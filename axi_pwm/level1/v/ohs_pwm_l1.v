==> flow/design.v <==
`default_nettype none
module ohs_pwm_l1 (
	input wire aclk, 
	input wire resetn, 
	input wire [32-1:0] pwm_period,
	input wire [32-1:0] pwm_comparator,
	output reg [32-1:0] pwm_counter,
	output wire pwm
);
	always @(posedge aclk)
		if (!resetn || (pwm_counter >= pwm_period))
			pwm_counter <= {32{1'b0}};
		else 
			pwm_counter <= pwm_counter + 1;
	assign pwm = (pwm_counter < pwm_period)? 1'b1: 1'b0;
endmodule
Reports on ohs_pwm_l1
What the tools print for ohs_pwm_l1, step after step. Lines are those of the file above, counted from 1. Operators: Yosys type, input widths -> output width; for muxes data width and select width s. Library cell names are shortened. The mark -- stands for no value.

Top: ohs_pwm_l1. Clock port: aclk. Standard-cell library: sky130hd. Timing corner: tt_025C_1v80.

Elaborated design
Counts by Yosys on the flattened word-level netlist (proc, flatten, opt, wreduce; memories kept). Register bits leave out memories and registers merged into their read ports (data or address); mux counts leave out enables and synchronous resets folded into registers. Print and check cells are left out. Cells with the same type and inputs are merged into one.

The entry for mux-type cells reads 1. The entry for order comparisons reads 2. The entry for add/subtract/negate cells reads 1. The figure for reduce/logical cells is 2.

Operators by type and width (count): $add 32x1->32 const B (1); $ge 32x32->1 (1); $lt 32x32->1 (1); $logic_or 1x1->1 (1); $logic_not 1->1 (1); $mux 1 (1).

For output and inout bits the number is 33. The figure for register bits is 32. Input port bits: 66. Under elaborated cells stands 7.

Longest topological paths
Yosys ltp: most cells in a row. Word level: on the elaborated netlist, between registers, memories and ports. Mapped: between sequential cells and ports; inverters and the memories' decode and read muxes count.

The entry for word-level depth reads 2. The entry for ABC_AREA reads 0. Gate-level depth with buffers: 8. Under gate-level depth less buffers stands 7.

Netlist
Yosys stat after the flow's synthesis: flattened, memories mapped to cells. It holds for the ABC_AREA given above (unset counts as 0); a run with the other value may have another netlist. The area totals of this step are shown rounded.

For buffers the number is 6. Sequential area: 641 um^2. The entry for mapped flip-flops reads 32. Under cell area after synthesis stands 2230 um^2. The entry for mapped cells reads 272.

Cells by type: dfxtp_1 (count 32, total area 640.614 um^2); ha_1 (count 33, total area 412.896 um^2); nor3_1 (count 35, total area 175.168 um^2); xor2_1 (count 19, total area 166.41 um^2); inv_1 (count 35, total area 131.376 um^2); nand3_1 (count 20, total area 100.096 um^2); nand4_1 (count 14, total area 87.584 um^2); xnor2_1 (count 10, total area 87.584 um^2); a21oi_1 (count 13, total area 65.062 um^2); nand2_1 (count 14, total area 52.55 um^2); nor2_1 (count 8, total area 30.029 um^2); o21ai_0 (count 6, total area 30.029 um^2); nor4_2 (count 2, total area 25.024 um^2); a211oi_1 (count 3, total area 22.522 um^2); clkbuf_1 (count 6, total area 22.522 um^2); nand4_4 (count 1, total area 21.27 um^2); and3_1 (count 3, total area 18.768 um^2); and4_1 (count 2, total area 17.517 um^2).

Other cell types: 13; their cells: 16.

Path before layout
Path of least setup slack by OpenSTA after synthesis, without wires, with an ideal clock, recovery checks aside; 20% of the period is set as input and as output delay. Where synthesis merged equal registers, the netlist keeps one of their names.

Path kind: input to output. Start: input port pwm_period[14]. End: output port pwm. For time at the first pin the number is 0.964 ns. The entry for output delay reads 0.964 ns. Under buffers on the path stands 1. Under arrival time stands 2.565 ns. The figure for driving pins on the path is 8. Delay of the path: 1.601 ns. The entry for input delay reads 0.964 ns. The entry for path slack reads 1.291 ns. Under data required time stands 3.856 ns. The entry for clock period reads 4.82 ns. The figure for period reached after synthesis is 3.529 ns.

"delay of the path" = arrival - input delay + setup time. A path that ends at an output port has no setup time. "driving pins on the path" counts driving pins, that of a launching flip-flop among them; a cell with two outputs on the path counts twice. "period reached after synthesis" = period - worst setup slack (recovery checks aside). The figure is calculated, with input and output delays left at 20% of the set period. The rows between start and end are the longest chain of elaborated cells between them; the timing report does not say that the signal goes this way. Where chains are equally long, one stands for them. A line is the first line of the expression or statement that the cell stems from. Yosys adds cells for indexed reads and writes and turns some case tables into memories.

Cells stage by stage: inv_1 > ha_1 > a21oi_1 > nand2_1 > a221o_1 > o31a_1 > clkbuf_1 > nor2_1. The entry for length of the longest elaborated chain reads 2. Elaborated cells on any way between the ends: 2. RTL lines with such cells: 1. Classes of those cells: 1 x compare; 1 x mux.

RTL lines, path post-synthesis: start, declared (RTL line 5) `input wire [32-1:0] pwm_period,`; $lt 32x32->1 (RTL line 15) `assign pwm = (pwm_counter < pwm_period)? 1'b1: 1'b0;`; $mux 1 (RTL line 15); end, declared (RTL line 8) `output wire pwm`.

Timing after layout
Path of least setup slack in the final report of entry A (OpenROAD, finished layout, wires in). Where an end is a register, its clock arrival counts in the times.

Path kind: input to output. Start: input port pwm_period[23]. End: output port pwm. Under data required time stands 2.57 ns. For time at the first pin the number is 0.64 ns. The entry for clock period reads 3.21 ns. The figure for driving pins on the path is 9. Under arrival time stands 2.57 ns. The entry for path slack reads -0.01 ns. The entry for input delay reads 0.64 ns. Under buffers on the path stands 2. The entry for output delay reads 0.64 ns.

The rows between start and end are the longest chain of elaborated cells between them; the timing report does not say that the signal goes this way. Where chains are equally long, one stands for them.

Cells stage by stage: clkdlybuf4s50_1 > inv_1 > ha_1 > a21oi_1 > o21ai_0 > a211oi_2 > o21ai_1 > nor2_2 > buf_2. The entry for length of the longest elaborated chain reads 2. Elaborated cells on any way between the ends: 2. RTL lines with such cells: 1. Classes of those cells: 1 x compare; 1 x mux.

RTL lines, path after layout: start, declared (RTL line 5) `input wire [32-1:0] pwm_period,`; $lt 32x32->1 (RTL line 15) `assign pwm = (pwm_counter < pwm_period)? 1'b1: 1'b0;`; $mux 1 (RTL line 15); end, declared (RTL line 8) `output wire pwm`.

# Flow runs of ohs_pwm_l1

Module ohs_pwm_l1, platform sky130hd: 2 stored runs of the flow (Yosys, OpenROAD) with differing settings, in no particular order. Input and output delays are each 20% of the period that was set; the output load is 0.01 pF. By "period reached" is meant the clock period of the run minus its worst setup slack. This is arithmetic on one report: input and output delays are still those of the set period (20% each). "worst setup path time" is the time allowed to the run's worst setup path (the clock period less input and output delay, where it has them) less its slack. Clock arrival times count: a late capture clock shortens it, a late launch clock lengthens it. The results are shown rounded.

Entry A has these settings: period_ns 3.21; CORE_UTILIZATION 60; PLACE_DENSITY_LB_ADDON 0.2; CORE_ASPECT_RATIO 1.33; TNS_END_PERCENT 85; GPL_ROUTABILITY_DRIVEN 0; CTS_CLUSTER_DIAMETER 280; CAP_MARGIN 20; CORE_MARGIN 2; SLEW_MARGIN 20. The worst hold slack in the final report reads 0.538 ns. The measured chip area after synthesis (Yosys) is 2230 um^2. The area of the die stands at 4230 um^2. The utilization in the final report is 92.4%. The measured worst setup path time is 1.93 ns. Critical path type: input to output. The measured setup slack of the worst path is -0.005 ns. The period reached is 3.215 ns.

Entry B has these settings: period_ns 2.28; CORE_UTILIZATION 51; SETUP_SLACK_MARGIN -0.03; PLACE_DENSITY_LB_ADDON 0.04; CORE_ASPECT_RATIO 1.68; CELL_PAD_IN_SITES_DETAIL_PLACEMENT 2; GPL_ROUTABILITY_DRIVEN 1; CTS_CLUSTER_SIZE 39; CAP_MARGIN 40; MAX_ROUTING_LAYER met5; CORE_MARGIN 2; SLEW_MARGIN 20. Outcome: incomplete, placement halted on DPL-0033.
